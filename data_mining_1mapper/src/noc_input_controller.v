==> flow/design.v <==
module noc_input_controller (
    data_in,
    address,
    flit_in, 
    tail_in,
    CLK,
    RST_N,
    flit_out,
    get_credit,
    en_get_credit
);
localparam dest_bits = $clog2(16);
localparam vc_bits = (2 > 1) ? $clog2(2) : 1;
localparam flit_port_width = 2  + 64 + dest_bits + vc_bits;
input [64-1:0] data_in;
input                   tail_in;
input CLK;
input RST_N;
reg [4-1:0] mapper_free;
input [flit_port_width-1:0] flit_in;
output reg [flit_port_width-1:0] flit_out;
output reg [3-1:0] address;
reg [64-1:0] data_out;
output en_get_credit;
input [vc_bits:0] get_credit;  
reg [dest_bits-1:0] dest;  
reg tail_internal;  
reg valid;
reg [vc_bits-1:0] vc;
reg [2:0] num_credits;
reg [64-1:0] data_internal;
assign en_get_credit = 1'b1;
assign vc = 'b0;
assign mapper_free = 'b0001;
wire [flit_port_width-1:0] flit_out_internal;
always@(posedge CLK) begin
  if (~RST_N) begin
    valid <= 1'b0;
    data_internal <= 'b0;
    tail_internal <= 1'b0;
    dest <= 4'b0001;
    address <= 'b0;
    num_credits <= 3'b111;
  end
  else begin
    valid <= 1'b1;
    data_internal <= data_in;
    tail_internal <= tail_in;
    address <= address+'b1;
    flit_out <= {valid, tail_internal, dest, vc, data_internal};
    if (get_credit[vc_bits])
    begin
    end
    else
    begin
        num_credits <= num_credits-1;
    end
    casez (mapper_free)
      4'b???1 : dest <= 4'b0001;
      4'b??1? : dest <= 4'b0010;
      4'b?1?? : dest <= 4'b0011;
      4'b1??? : dest <= 4'b0100;
      default : dest <= 4'b0001;
    endcase
  end
end
endmodule  
* Reports on noc_input_controller
The steps from the RTL of noc_input_controller to its reports follow in flow order.
Lines are those of the file above, counted from 1.
Operators carry their Yosys type and port widths (W data, S select, Z words).
Library cell names are shortened.
A cell with - has no value.
- Top module :: noc_input_controller
- Clock input :: CLK
- Standard-cell library :: sky130hd
- Library corner :: tt_025C_1v80

* Elaborated design
Counts by Yosys on the flattened word-level netlist (proc, flatten, opt, wreduce; memories kept). Register bits leave out memories and registers merged into their read ports (data or address); mux counts leave out enables and synchronous resets folded into registers. Print and check cells are left out. Cells with the same type and inputs are merged into one.
- Register bits :: 135
- Bits of input ports :: 140
- Output and inout bits :: 75
- $add $sub $neg :: 1
- Mux-type cells :: 1
** Operators with widths (count)
- $add A3 B1 Y3 const B :: 1
- $mux W1 :: 1

* Depth
Yosys ltp: most cells in a row. Word level: on the elaborated netlist, between registers, memories and ports. Mapped: between sequential cells and ports; inverters and the memories' decode and read muxes count.
- Word-level depth :: 1
- ABC_AREA :: 0
- Gate-level depth with buffers :: 3

* Netlist
The flow's flattened synthesis, as Yosys stat reports it; memories are mapped. The netlist is that of the ABC_AREA named above (0 if unset); the other value can give another one.
- Cells in the netlist :: 220
- Chip area (Yosys) :: 3916.3 µm²
- Mapped flip-flops :: 135
** Cells by type (count)
- edfxtp_1 :: 66
- dfxtp_1 :: 69
- and2_1 :: 67
- buf_4 :: 6
- buf_6 :: 3
- clkbuf_2 :: 4
- ha_1 :: 1
- xor2_1 :: 1
- conb_1 :: 2
- nor2b_1 :: 1

* Path before layout
Path of least setup slack by OpenSTA after synthesis, without wires, with an ideal clock, recovery checks aside; 20% of the period is set as input and as output delay. Where synthesis merged equal registers, the netlist keeps one of their names.
- Kind :: reg2reg
- From :: register address[0]
- To :: register address[2]
- Clock period :: 0.933 ns
- Library setup time :: 0.115 ns
- Time at the first pin :: 0.000 ns
- Data arrival time :: 0.828 ns
- Required time :: 0.818 ns
- Path slack :: -0.010 ns
- Delay of the path :: 0.943 ns
- Stages on the path :: 4
- Period reached after synthesis :: 0.943 ns
"delay of the path" = arrival - input delay + setup time.
"stages on the path": output pins that drive a net of the path, with the launching flip-flop's if there is one; two outputs of one cell count as two.
"period reached after synthesis" = period - worst setup slack (recovery checks aside). The figure is calculated, with input and output delays left at 20% of the set period.
The rows between start and end are the longest chain of elaborated cells between them; the timing report does not say that the signal goes this way. Where chains are equally long, one stands for them.
Each line given opens the expression or statement behind the cell; cells for indexed reads and writes are added by Yosys, which also makes memories of some case tables.
- Cells stage by stage :: dfxtp_1 > ha_1 > xor2_1 > and2_1
- Length of the longest elaborated chain :: 1
- Elaborated cells on any way between the ends :: 1
- Those cells by class :: 1 x add/sub
** Ends and longest elaborated chain, post-synthesis
- start: declaration :: RTL line 22 : output reg [3-1:0] address;
- start: assignment :: RTL line 42 : address <= 'b0;
- start: assignment :: RTL line 49 : address <= address+'b1;
- $add A3 B1 Y3 :: RTL line 49
- end: assignment :: RTL line 42
- end: assignment :: RTL line 49
- end: declaration :: RTL line 22

* Path in the finished layout
Path of least setup slack in the final report of run 2 (OpenROAD, finished layout, wires in). Where an end is a register, its clock arrival counts in the times.
- Kind :: reg2out
- From :: register flit_out[62]
- To :: output port flit_out[62]
- Clock period :: 0.768 ns
- Output delay :: 0.15 ns
- Time at the first pin :: 0.40 ns
- Data arrival time :: 0.93 ns
- Required time :: 0.61 ns
- Path slack :: -0.32 ns
- Stages on the path :: 2
- Cells stage by stage :: edfxtp_1 > buf_2
- Length of the longest elaborated chain :: 0
- Elaborated cells on any way between the ends :: 0
** Ends and longest elaborated chain, after layout
- start: declaration :: RTL line 21 : output reg [flit_port_width-1:0] flit_out;
- start: assignment :: RTL line 50 : flit_out <= {valid, tail_internal, dest, vc, data_internal};
- end: declaration :: RTL line 21

==> runs of noc_input_controller <==
Flow measurements of noc_input_controller on sky130hd: 2 stored runs with different settings, listed in no order. Input and output delays are each 20% of the period that was set; the output load is 0.01 pF.
"reached clock period": clock period set for the run, less the worst setup slack. It is reckoned from that one timing run; input and output delays stay at 20% of the period that was set.
By "critical path time" is meant the share of the clock period that the worst setup path is allowed (20% is reserved at inputs, 20% at outputs), minus its slack. Clock arrival times at its registers enter into it.
"total power after layout" is the tool's figure for a default switching activity; nothing was simulated.

** Run 1
- Settings :: period_ns=1.03; CORE_UTILIZATION=69; PLACE_DENSITY=0.83; CORE_MARGIN=7; TNS_END_PERCENT=45; ABC_AREA=0; GPL_ROUTABILITY_DRIVEN=1; CTS_CLUSTER_DIAMETER=172; MIN_ROUTING_LAYER=met2; CAP_MARGIN=20; SLEW_MARGIN=20
- Outcome :: did not finish, placement stopped with a tool error

** Run 2
- Settings :: period_ns=0.768; CORE_UTILIZATION=30; SETUP_SLACK_MARGIN=-0.04; PLACE_DENSITY_LB_ADDON=0.1; CORE_ASPECT_RATIO=1.92; CORE_MARGIN=4; ABC_AREA=0; GPL_ROUTABILITY_DRIVEN=0; CTS_CLUSTER_SIZE=89; CAP_MARGIN=35; MAX_ROUTING_LAYER=met4; SLEW_MARGIN=20
- Post-layout utilization :: 45.5 %
- Setup slack of the critical path :: -0.315 ns
- Die outline area :: 15044.0 µm²
- Reached clock period :: 1.083 ns
- Chip area in the Yosys report :: 3916.3 µm²
- Total power after layout :: 17.327 mW
- Worst hold slack after layout :: 0.147 ns
- Area of the standard cells in the finished layout :: 5771.8 µm²
- Critical path time :: 0.93 ns
- Worst path kind :: reg2out
- Total negative setup slack :: -19.797 ns
